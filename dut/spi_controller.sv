==> flow/design.v <==
interface spi_if;
    logic write_en;
    logic clk;
    logic rst_n;
    logic [7:0] addr;
    logic [7:0] data_in;
    logic [7:0] data_out;
    logic done;
    logic error;
endinterface
module spi_controller(
    input write_en, clk, rst_n, ready, op_done,
    input [7:0] addr, data_in,
    output [7:0] data_out,
    output reg cs_n, mosi,
    input miso,
    output reg done, error
);
reg [16:0] data_reg;   
reg [7:0] data_out_reg;
integer count = 0;
typedef enum bit [2:0] {
    IDLE = 0, 
    LOAD = 1, 
    CHECK_OP = 2, 
    SEND_DATA = 3, 
    READ_DATA1 = 4, 
    READ_DATA2 = 5, 
    ERROR = 6, 
    CHECK_READY = 7
} state_type;
state_type state = IDLE; 
always @(posedge clk) begin
    if (!rst_n) begin
        state <= IDLE;
        count <= 0;
        cs_n  <= 1'b1;
        mosi  <= 1'b0; 
        error <= 1'b0;
        done  <= 1'b0;
    end
    else begin
        case (state)
            IDLE: begin
                cs_n  <= 1'b1;
                mosi  <= 1'b0;
                state <= LOAD;
                error <= 1'b0;
                done  <= 1'b0;
            end
            LOAD: begin
                data_reg <= {data_in, addr, write_en};
                state    <= CHECK_OP;
            end
            CHECK_OP: begin
                if (write_en == 1'b1 && addr < 32) begin
                    cs_n  <= 1'b0;
                    state <= SEND_DATA;
                end
                else if (write_en == 1'b0 && addr < 32) begin
                    state <= READ_DATA1;
                    cs_n  <= 1'b0;
                end
                else begin
                    state <= ERROR;
                    cs_n  <= 1'b1;
                end
            end
            SEND_DATA: begin
                if (count <= 16) begin
                    count <= count + 1;
                    mosi  <= data_reg[count];
                    state <= SEND_DATA;
                end
                else begin
                    cs_n <= 1'b1;
                    mosi <= 1'b0;
                    if (op_done) begin
                        count <= 0;
                        done  <= 1'b1;
                        state <= IDLE;
                    end
                    else begin
                        state <= SEND_DATA;
                    end
                end
            end
            READ_DATA1: begin
                if (count <= 8) begin
                    count <= count + 1;
                    mosi  <= data_reg[count];
                    state <= READ_DATA1;
                end
                else begin
                    count <= 0;
                    cs_n  <= 1'b1;
                    state <= CHECK_READY;
                end
            end
            CHECK_READY: begin
                if (ready) state <= READ_DATA2;
                else state <= CHECK_READY;
            end
            READ_DATA2: begin
                if (count <= 7) begin
                    data_out_reg[count] <= miso;
                    count <= count + 1;
                    state <= READ_DATA2;
                end
                else begin
                    count <= 0;
                    done  <= 1'b1;
                    state <= IDLE;
                end
            end
            ERROR: begin
                error <= 1'b1;
                state <= IDLE;
                done  <= 1'b1;
            end
            default: begin
                state <= IDLE;
                count <= 0;
            end
        endcase
    end 
end 
assign data_out = data_out_reg;
endmodule
* Step by step through the tools: spi_controller *
The steps from the RTL of spi_controller to its reports follow in flow order.
Line numbers count from 1 in the design file above.
Cell names lack the library's common part.
A cell with n/a has no value.

design
  top = spi_controller
  clock = clk
  standard-cell library = sky130hd
  timing corner = tt_025C_1v80

* After elaboration *
Yosys after proc, flatten, opt, wreduce and memory -nomap, before mapping. Memory bits, and registers merged into a memory's read port (data or address), are not among the register bits. Print and check cells are not counted. Equal cells are merged and count once.

operators by class
  shift-type cells = 3
  reduce/logical cells = 15
  multiply operators = 0
  bitwise logic cells = 5
  add/subtract/negate cells = 2
  equal/unequal tests = 14
  magnitude comparators = 4
  mux-type cells = 28
  div/mod/pow operators = 0

operators by type and width
  kind                                                              count
  two-way mux 32 bit                                                4
  parallel mux 32 bit (select 3 bit)                                1
  variable shift 1 x 33 -> 8 bit                                    1
  variable shift 1 x 33 -> 8 bit (first input constant)             1
  negation 32 -> 33 bit                                             1
  variable part select 17 x 32 -> 1 bit                             1
  adder 32 x 2 -> 32 bit (second input constant)                    1
  less-or-equal comparator 32 x 4 -> 1 bit (second input constant)  1
  less-or-equal comparator 32 x 5 -> 1 bit (second input constant)  1
  less-or-equal comparator 32 x 6 -> 1 bit (second input constant)  1
  parallel mux 3 bit (select 8 bit)                                 1
  two-way mux 8 bit                                                 2
  inequality test 2 bit (second input constant)                     6
  == test 3 bit (second input constant)                             4
  two-way mux 2 bit                                                 5
  two-way mux 1 bit                                                 9
  nonzero test 4 bit                                                2
  less-than comparator 8 x 6 -> 1 bit (second input constant)       1
  AND 8 bit                                                         1
  OR 8 bit                                                          1
  inverter 8 bit                                                    1
  parallel mux 1 bit (select 4 bit)                                 2
  OR reduction 7 bit                                                1
  AND reduction 2 bit                                               3
  == test 3 x 2 -> 1 bit (second input constant)                    2
  AND reduction 3 bit                                               2
  nonzero test 3 bit                                                2
  two-way mux 3 bit                                                 2

Not listed: further kinds 9, cells in them 11.

storage and ports
  output and inout port bits = 12
  flip-flop bits (word level) = 64
  memory bits (read-only) = 0
  memories = 0
  memory bits (writable) = 0
  word width x clocked read ports = 0
  bits in latches = 0

* Longest topological paths *
Longest topological path by Yosys (ltp), each cell counted once; first at word level (registers and memories cut), then after technology mapping (sequential cells cut; the memories' decode and read muxes count).

logic depth
  depth in word-level cells = 7
  ABC_AREA = 1
  mapped depth = 22
  gate-level depth less buffers = 20

* Synthesis result *
Source: synth_stat.txt of the flow (Yosys; design flattened, memories mapped). It holds for the ABC_AREA given above (unset counts as 0); a run with the other value may have another netlist.

mapped netlist
  buffer cells = 19
  standard cells after synthesis = 716
  mapped area = 4785.8 um^2
  flip-flops = 64

cell types
  type      count  area in all (um^2)
  dfxtp_1   39     780.749
  edfxtp_1  25     750.72
  nand2_1   156    585.562
  nor2_1    127    476.707
  inv_1     74     277.766
  nand3_1   54     270.259
  nor3_1    35     175.168
  o21ai_0   34     170.163
  xor2_1    16     140.134
  nand4_1   22     137.632
  nor2_4    10     112.608
  nor2_2    13     81.328
  a21oi_1   14     70.067
  nor4_1    11     68.816
  buf_6     6      67.565
  nand2_4   6      67.565
  nor2_8    2      40.038
  nand2_2   6      37.536

Not listed: further types 28, cells in them 66.

* Worst setup path after synthesis *
OpenSTA on the mapped netlist: ideal clock, no wires. The path of least setup slack (recovery checks aside). Input and output delay are each 20% of the period. Register names are those of the netlist, which keeps one name where synthesis merged equal registers.

timing after synthesis
  kind = input to register
  from = in rst_n
  to = reg data_reg[0]
  arrival time = 3.064 ns
  clock period = 5.95 ns
  slack = 2.452 ns
  driving pins on the path = 2
  buffers on the path = 0
  library setup time = 0.435 ns
  data required time = 5.515 ns
  time at the first pin = 1.190 ns
  delay of the path = 2.309 ns
  synthesis period reached = 3.498 ns

"delay of the path" is the arrival time less input delay plus setup time.
"driving pins on the path": output pins that drive a net of the path, with the launching flip-flop's if there is one; two outputs of one cell count as two.
"synthesis period reached" = period - worst setup slack (recovery checks aside). The figure is calculated, with input and output delays left at 20% of the set period.
Between the ends stands the longest chain of elaborated cells between them, by number of cells; it is not shown to be the way that was timed. Of several equally long chains one is given.
A line is the first line of the expression or statement that the cell stems from. Yosys adds cells for indexed reads and writes and turns some case tables into memories.

on the way, after synthesis
  path through = clkinv_1 > nor4_1
  length of the longest elaborated chain = 1
  elaborated cells between the ends (all ways) = 1
  RTL lines with such cells = 0

RTL lines, path after synthesis
  item                 RTL line  source
  from (decl)          12        input write_en, clk, rst_n, ready, op_done,
  AND reduction 2 bit  n/a
  to (assign)          52        data_reg <= {data_in, addr, write_en};
  to (decl)            19        reg [16:0] data_reg;

* Worst path after layout *
Path of least setup slack in the final report of run 2 (OpenROAD, finished layout, wires in). Where an end is a register, its clock arrival counts in the times.

timing after layout
  kind = register to register
  from = reg count[1]
  to = reg data_out_reg[1]
  slack = 0.55 ns
  time at the first pin = 0.34 ns
  data required time = 3.50 ns
  driving pins on the path = 16
  buffers on the path = 0
  arrival time = 2.95 ns
  library setup time = 0.24 ns
  clock period = 3.4 ns

Between the ends stands the longest chain of elaborated cells between them, by number of cells; it is not shown to be the way that was timed. Of several equally long chains one is given.
A register here has more assigning lines than the two given.
Where a signal picks the word or bit written, the line may be left out of the assigning lines.
The path ends at the data pin of a flip-flop with enable; ways to the enable are not counted.

on the way, after layout
  path through = dfxtp_2 > inv_1 > ha_1 > nand2_4 > nor2_4 > nand2_1 > o21ai_0 > nand2_1 > inv_1 > nand2_1 > nand2_1 > nand3_2 > nor2_4 > nand4_2 > nor3_1 > nor2_1
  length of the longest elaborated chain = 7
  elaborated cells between the ends (all ways) = 9
  RTL lines with such cells = 3

RTL lines, path after layout
  item                            RTL line  source
  from (decl)                     21        integer count = 0;
  from (assign)                   71        count <= count + 1;
  from (assign)                   90        count <= count + 1;
  negation 32 -> 33 bit           106       data_out_reg[count] <= miso;
  variable shift 1 x 33 -> 8 bit  106
  inverter 8 bit                  106
  AND 8 bit                       106
  OR 8 bit                        106
  two-way mux 8 bit               105       if (count <= 7) begin
  two-way mux 8 bit               43        case (state)
  to (decl)                       20        reg [7:0] data_out_reg;

Top module spi_controller; platform sky130hd; tools Yosys and OpenROAD; 2 stored runs in no particular order. Input and output delays are each 20% of the period that was set; the output load is 0.01 pF.
"achieved period" is the run's clock period less its worst setup slack. It is reckoned from that one timing run; input and output delays stay at 20% of the period that was set.
By "worst path time" is meant the share of the clock period that the worst setup path is allowed (20% is reserved at inputs, 20% at outputs), minus its slack. Clock arrival times at its registers enter into it.
A setting shown as -- is not set for that run.
Results: -- = not shown.

name                                           run 1  run 2
period_ns                                      2.91   3.4
CORE_UTILIZATION                               64     22
SETUP_SLACK_MARGIN                             0.21   0.25
PLACE_DENSITY_LB_ADDON                         0.09   0.28
CORE_MARGIN                                    6      5
CELL_PAD_IN_SITES_GLOBAL_PLACEMENT             0      1
CELL_PAD_IN_SITES_DETAIL_PLACEMENT             1      --
GPL_TIMING_DRIVEN                              1      --
GPL_ROUTABILITY_DRIVEN                         0      --
CTS_CLUSTER_DIAMETER                           132    265
MAX_ROUTING_LAYER                              met5   --
CAP_MARGIN                                     20     20
SLEW_MARGIN                                    20     20
ABC_AREA                                       --     1
CTS_CLUSTER_SIZE                               --     92
MIN_ROUTING_LAYER                              --     met1
worst path time (ns)                           --     2.85
critical path kind                             --     register to register
setup total negative slack (ns)                --     0.000
worst slack on setup checks (ns)               --     0.553
worst hold slack in the final report (ns)      --     0.457
area inside the die boundary (um^2)            --     24803.1
chip area in the Yosys report (um^2)           --     4785.8
achieved period (ns)                           --     2.847
standard-cell area of the final layout (um^2)  --     5944.4

Run 1: no final report: placement broke off with DPL-0033
